==> flow/design.v <==
module eclsensor (clk, txd, rxd, ir_tx, ir_rx, led);
	parameter kClockHz = 25_000_000;	 
	parameter kSerialInvert = 1;		 
	parameter kBaudRate = 921600;		 
	parameter kModulationHz = 38000;	 
	parameter kBurstMicrosec = 2500;     
	parameter kQuietMicrosec = 500;      
	parameter kTxCount = 12;
	parameter kRxCount = 20;
	parameter kRxTimerNybbles = 4;
	parameter kRxTimerBits = kRxTimerNybbles * 4;
	output reg [kTxCount-1:0] ir_tx;
	input [kRxCount-1:0] ir_rx;
	output led;
	input clk;
	output reg txd;
	input rxd;
	assign led = 0;
	reg [8:0] modulation_timer = 0;
	reg modulation_state = 0;
	wire modulation_next = !modulation_state;
	wire modulation_edge = modulation_timer == kClockHz / kModulationHz / 2;
	always @(posedge clk) begin
		if (modulation_edge) begin
			modulation_timer <= 0;
			modulation_state <= modulation_next;
		end
		else
			modulation_timer <= modulation_timer + 1'b1;
	end
	reg [11:0] cycle_timer = 0;
	wire state_tx_modulating = cycle_timer < kBurstMicrosec * 2 * kModulationHz / 1000000;
	wire state_tx_end = modulation_edge && cycle_timer == (kBurstMicrosec + kQuietMicrosec) * 2 * kModulationHz / 1000000;
	always @(posedge clk)
		if (modulation_edge) begin
			if (text_busy || state_tx_end)
				cycle_timer <= 1'b0;
			else
				cycle_timer <= cycle_timer + 1'b1;
		end
	reg [3:0] current_tx = 0;
	wire [3:0] prev_tx = ~|current_tx ? kTxCount-1'b1 : current_tx-1'b1;
	wire state_tx_end_last = state_tx_end && current_tx == kTxCount-1;
	always @(posedge clk)
		if (state_tx_end_last)
			current_tx <= 0;
		else if (state_tx_end)
			current_tx <= current_tx + 1'b1;
	always @(posedge clk)
		ir_tx <= (state_tx_modulating && !text_busy && modulation_state) << current_tx;
	reg [kRxCount-1:0] ir_rx_reg;
	always @(posedge clk)
		ir_rx_reg <= ir_rx;
	reg [kRxTimerBits-1:0] rx_counter[0:kRxCount-1];
	wire [kRxTimerBits-1:0] rx_counter_next[0:kRxCount-1];
	reg rx_nybble_strobe;   
	reg rx_clear;           
    wire [3:0] rx_nybble = rx_counter[0][kRxTimerBits-1:kRxTimerBits-4];
	genvar rx_i, bit_i;	
	generate
		for (rx_i = 0; rx_i < kRxCount; rx_i = rx_i + 1) begin: rx_i_block
			assign rx_counter_next[rx_i] = rx_counter[rx_i] + (!text_busy && !ir_rx_reg[rx_i]);
			for (bit_i = 0; bit_i < kRxTimerBits; bit_i = bit_i + 1) begin: bit_i_block
				always @(posedge clk)
					rx_counter[rx_i][bit_i] <=
						rx_clear ? 1'b0 :
						rx_nybble_strobe ?
							(bit_i >= 4 ? rx_counter[rx_i][bit_i - 4] :
								(rx_i + 1 >= kRxCount) ? 4'hX : rx_counter[rx_i + 1][bit_i + kRxTimerBits - 4]) :
						rx_counter_next[rx_i][bit_i];
			end
		end
	endgenerate
	reg [7:0] baud_timer = 0;
	reg baud_edge;
	always @(posedge clk)
		if (baud_timer == kClockHz / kBaudRate) begin
			baud_edge <= 1;
			baud_timer <= 0;
		end
		else begin
			baud_edge <= 0;
			baud_timer <= baud_timer + 1'b1;
		end
	reg [9:0] async_tx_reg = 0;
	reg [3:0] async_tx_state = 0;
	reg async_tx_busy = 0;
	wire [7:0] async_tx_next_byte;      
	wire async_tx_request;  		    
	always @(posedge clk) begin
		if (baud_edge) begin
			txd <= kSerialInvert[0] ^ (async_tx_busy ? async_tx_reg[0] : 1'b1);
		end
		if (!async_tx_busy && async_tx_request) begin
			async_tx_reg <= { 1'b1, async_tx_next_byte, 1'b0 };
			async_tx_state <= 4'h0;
			async_tx_busy <= 1'b1;
		end		
		else if (async_tx_busy && baud_edge) begin
			async_tx_reg <= { 1'b1, async_tx_reg[9:1] };
			async_tx_state <= async_tx_state + 1'b1;
			async_tx_busy <= async_tx_state != 9;
		end
	end
	reg text_busy = 0;
	reg [6:0] text_counter = 7'hXX;
	assign async_tx_request = !async_tx_busy && text_busy;
	assign async_tx_next_byte =
		text_counter == 2 + kRxTimerNybbles * kRxCount ? "A" + {3'b0, prev_tx} :
		text_counter == 0 ? "\n" :
		(rx_nybble < 8'd10 ?
			"0" + {4'b0, rx_nybble} :
			("a" - 8'd10) + {4'b0, rx_nybble});
	always @(posedge clk) begin
		if (!text_busy) begin
			if (state_tx_end) begin
				text_busy <= 1'b1;
			end
			text_counter <= 2 + kRxTimerNybbles * kRxCount;
			rx_nybble_strobe <= 0;
			rx_clear <= 0;
		end
		else if (text_counter != 0) begin
			if (async_tx_request) begin
				text_counter <= text_counter - 1'b1;
				rx_nybble_strobe <= 1;
			end
			else
				rx_nybble_strobe <= 0;
			rx_clear <= 0;
		end
 		else begin
			if (async_tx_request) begin
				text_busy <= 0;
				rx_clear <= 1;
			end
			rx_nybble_strobe <= 0;
		end
	end
endmodule
Reports on eclsensor. What the tools print for eclsensor, step after step. Lines are those of the file above, counted from 1. Library cell names are shortened. Not given: --

Top: eclsensor. Clock port: clk. Cell library: sky130hd. Library corner: tt_025C_1v80.

Word level. Yosys after proc, flatten, opt, wreduce and memory -nomap, before mapping. Print and check cells are not counted. Equal cells are merged and count once.

Bits in registers: 413. Under output and inout port bits stands 14. Under cells after elaboration stands 769.

The figure for add/sub/neg operators is 30. For magnitude comparators the number is 2. The figure for equal/unequal tests is 6. The figure for shifts and indexed selects is 1. For mux-type cells the number is 333. Bitwise operators: 2. Reduce/logical cells: 58.

Operators with widths (count): 1-bit two-way mux (327); 16-bit by 1-bit adder with 16-bit output (20); 1-bit logical AND (27); 8-bit two-way mux (3); 1-bit zero test (23); 9-bit two-way mux (2); 7-bit by 4-bit adder with 8-bit output (first input constant) (2); 1-bit by 4-bit << shifter with 12-bit output (1); 12-bit by 1-bit adder with 12-bit output (second input constant) (1); 12-bit by 8-bit < comparator with 1-bit output (second input constant) (1); 12-bit by 8-bit equality test with 1-bit output (second input constant) (1); 9-bit by 1-bit adder with 9-bit output (second input constant) (1); 9-bit equality test (second input constant) (1); 4-bit by 1-bit adder with 4-bit output (second input constant) (2); 8-bit by 1-bit adder with 8-bit output (second input constant) (1); 8-bit by 5-bit equality test with 1-bit output (second input constant) (1); 6-bit by 4-bit adder with 7-bit output (first input constant) (1); 7-bit by 1-bit subtractor with 7-bit output (second input constant) (1); 7-bit equality test (second input constant) (1); 7-bit zero test (1); 7-bit nonzero test (1); 2-bit AND reduction (2); 4-bit by 1-bit subtractor with 4-bit output (second input constant) (1); 4-bit < comparator (second input constant) (1); 4-bit equality test (second input constant) (1); 4-bit inequality test (second input constant) (1); 4-bit OR reduction (1); 4-bit two-way mux (1).

Other operator kinds: 4; their cells: 5.

Depth. Yosys ltp: most cells in a row. Word level: on the elaborated netlist, between registers, memories and ports. Mapped: between sequential cells and ports; inverters and the memories' decode and read muxes count.

Under depth in word-level cells stands 5. The figure for ABC_AREA is 0. For depth in mapped cells the number is 9. Gate-level depth less buffers: 7.

After synthesis. Source: synth_stat.txt of the flow (Yosys; design flattened, memories mapped). It holds for the ABC_AREA given above (unset counts as 0); a run with the other value may have another netlist. The area totals of this step are shown rounded.

Under cells in the netlist stands 2366. The figure for cell area after synthesis is 20000 um2. Under area of sequential cells stands 8490 um2. For mapped flip-flops the number is 413. The entry for buffer cells reads 124.

Cell types (count): dfxtp_1 (391); xnor2_1 (183); nor2_1 (265); a211oi_1 (107); nand2_1 (214); a21oi_1 (138); ha_1 (54); edfxtp_1 (22); nand3_1 (121); nor4_1 (87); o21ai_0 (106); nand4_1 (82); mux2i_1 (41); clkbuf_1 (107); xor2_1 (45); nor3_1 (76); a311oi_1 (36); inv_1 (80).

Other cell types: 54; their cells: 211.

Timing after synthesis. Source: OpenSTA report_checks on the synthesized netlist (no wires, ideal clock, input and output delay 20% of the period each), path of least setup slack; recovery checks are left aside. Register names are those of the netlist, which keeps one name where synthesis merged equal registers.

Kind: reg-to-reg. From: register text_busy. To: register rx_counter[11][15]. For period the number is 3.19 ns. The figure for library setup time is 0.091 ns. Launch time at the first pin: 0.000 ns. Data arrival time: 2.097 ns. The figure for slack is 1.003 ns. Under path delay stands 2.188 ns. Stages on the path: 9. For path buffers the number is 2. Under period reached after synthesis stands 2.187 ns.

"path delay" is the arrival time less input delay plus setup time. "stages on the path" counts driving pins, that of a launching flip-flop among them; a cell with two outputs on the path counts twice. "period reached after synthesis" = period - worst setup slack (recovery checks aside). The figure is calculated, with input and output delays left at 20% of the set period. The rows between start and end are the longest chain of elaborated cells between them; the timing report does not say that the signal goes this way. Where chains are equally long, one stands for them. A line is the first line of the expression or statement that the cell stems from. Yosys adds cells for indexed reads and writes and turns some case tables into memories.

Path through: dfxtp_1 clkbuf_1 buf_1 nor2_1 ha_1 nand4_1 or2_4 or4_1 a311oi_1. Under cells in the longest elaborated chain stands 4.

RTL lines, path post-synthesis: start, declared (line 105) `reg text_busy = 0;`; start, assigned (line 117) `text_busy <= 1'b1;`; start, assigned (line 134) `text_busy <= 0;`; 1-bit zero test (line 62) `assign rx_counter_next[rx_i] = rx_counter[rx_i] + (!text_busy && !ir_rx_reg[rx_i]);`; 1-bit logical AND (line 62); 16-bit by 1-bit adder with 16-bit output (line 62); 1-bit two-way mux (line 67) `rx_nybble_strobe ?`; end, assigned (line 65) `rx_counter[rx_i][bit_i] <=`; end, declared (line 54) `reg [kRxTimerBits-1:0] rx_counter[0:kRxCount-1];`.

Worst path after layout. Path of least setup slack in the final report of flow run A (OpenROAD, finished layout, wires in). Where an end is a register, its clock arrival counts in the times.

Kind: reg-to-reg. From: register text_busy. To: register rx_counter[4][12]. For period the number is 1.75 ns. The figure for library setup time is 0.12 ns. Launch time at the first pin: 0.58 ns. Data arrival time: 2.41 ns. The figure for slack is -0.19 ns. Stages on the path: 11. For path buffers the number is 3.

The rows between start and end are the longest chain of elaborated cells between them; the timing report does not say that the signal goes this way. Where chains are equally long, one stands for them.

Path through: dfxtp_4 buf_12 buf_4 nor2_4 ha_4 ha_4 nand3_4 buf_4 nor4_4 xnor2_1 a21oi_1. Under cells in the longest elaborated chain stands 4.

RTL lines, path post-layout: start, declared (line 105) `reg text_busy = 0;`; start, assigned (line 117) `text_busy <= 1'b1;`; start, assigned (line 134) `text_busy <= 0;`; 1-bit zero test (line 62) `assign rx_counter_next[rx_i] = rx_counter[rx_i] + (!text_busy && !ir_rx_reg[rx_i]);`; 1-bit logical AND (line 62); 16-bit by 1-bit adder with 16-bit output (line 62); 1-bit two-way mux (line 67) `rx_nybble_strobe ?`; end, assigned (line 65) `rx_counter[rx_i][bit_i] <=`; end, declared (line 54) `reg [kRxTimerBits-1:0] rx_counter[0:kRxCount-1];`.

Add stored flow runs of eclsensor

Design eclsensor on sky130hd. What follows are 2 stored runs of the flow, each under its own settings; their order means nothing. The constraints put input and output delay at 20% of the set period each and load the outputs with 0.01 pF. "achieved period" is the run's clock period less its worst setup slack. It is reckoned from that one timing run; input and output delays stay at 20% of the period that was set. "time of the worst setup path" is the time allowed to the run's worst setup path (the clock period less input and output delay, where it has them) less its slack. Clock arrival times count: a late capture clock shortens it, a late launch clock lengthens it. By "total power after layout" is meant OpenSTA's value without simulated activity: inputs other than the clock are taken to toggle once in ten clock periods, and the tool carries that through the logic. Measured values are rounded.

Files of flow run A:
==> flow/run.sh <==
#!/bin/bash
# the make line also repeats the synthesis and layout settings of config.mk as NAME=value (left out here)
make -C /OpenROAD-flow-scripts/flow DESIGN_CONFIG=/design/flow/config.mk WORK_HOME=/design/flow/orfs CLKGATE_MAP_FILE= finish
==> flow/config.mk <==
export PLATFORM = sky130hd
export DESIGN_NAME = eclsensor
export DESIGN_NICKNAME = eclsensor
export VERILOG_FILES = /design/flow/design.v
export SDC_FILE = /design/flow/constraint.sdc
export NUM_CORES = 4
export LEC_CHECK = 0
export CAP_MARGIN = 20
export CORE_ASPECT_RATIO = 1.31
export CORE_MARGIN = 2
export CORE_UTILIZATION = 36
export CTS_CLUSTER_SIZE = 99
export GPL_ROUTABILITY_DRIVEN = 0
export HOLD_SLACK_MARGIN = 0.08
export MIN_ROUTING_LAYER = met1
export PLACE_DENSITY = 0.78
export SETUP_SLACK_MARGIN = 0.52
export SLEW_MARGIN = 25
export TNS_END_PERCENT = 75
==> flow/constraint.sdc <==
create_clock -name core_clock -period 1.75 [get_ports {clk}]
set_input_delay 0.3500 -clock core_clock [delete_from_list [all_inputs] [get_ports {clk}]]
set_output_delay 0.3500 -clock core_clock [all_outputs]
set_load 0.01 [all_outputs]

Results of flow run A. The measured time of the worst setup path is 1.94 ns. Critical path kind: reg-to-reg. The total die area reads 57500 um2. The total power after layout reads 26.2 mW. The setup total negative slack is -10.8 ns. The measured post-synthesis cell area is 20000 um2. The achieved period is 1.944 ns. The worst setup slack after layout reads -0.194 ns. The measured std-cell area (final layout) is 27500 um2.

Files of flow run B:
==> flow/run.sh <==
#!/bin/bash
# the make line also repeats the synthesis and layout settings of config.mk as NAME=value (left out here)
make -C /OpenROAD-flow-scripts/flow DESIGN_CONFIG=/design/flow/config.mk WORK_HOME=/design/flow/orfs CLKGATE_MAP_FILE= finish
==> flow/config.mk <==
export PLATFORM = sky130hd
export DESIGN_NAME = eclsensor
export DESIGN_NICKNAME = eclsensor
export VERILOG_FILES = /design/flow/design.v
export SDC_FILE = /design/flow/constraint.sdc
export NUM_CORES = 4
export LEC_CHECK = 0
export CAP_MARGIN = 20
export CORE_MARGIN = 2
export CORE_UTILIZATION = 23
export SLEW_MARGIN = 20
==> flow/constraint.sdc <==
create_clock -name core_clock -period 2.47 [get_ports {clk}]
set_input_delay 0.4940 -clock core_clock [delete_from_list [all_inputs] [get_ports {clk}]]
set_output_delay 0.4940 -clock core_clock [all_outputs]
set_load 0.01 [all_outputs]

Results of flow run B. The measured time of the worst setup path is 2.24 ns. Critical path kind: reg-to-reg. The total die area reads 89400 um2. The total power after layout reads 17.2 mW. The setup total negative slack is 0.000 ns. The measured post-synthesis cell area is 20000 um2. The achieved period is 2.236 ns. The worst setup slack after layout reads 0.234 ns. The measured std-cell area (final layout) is 23300 um2.
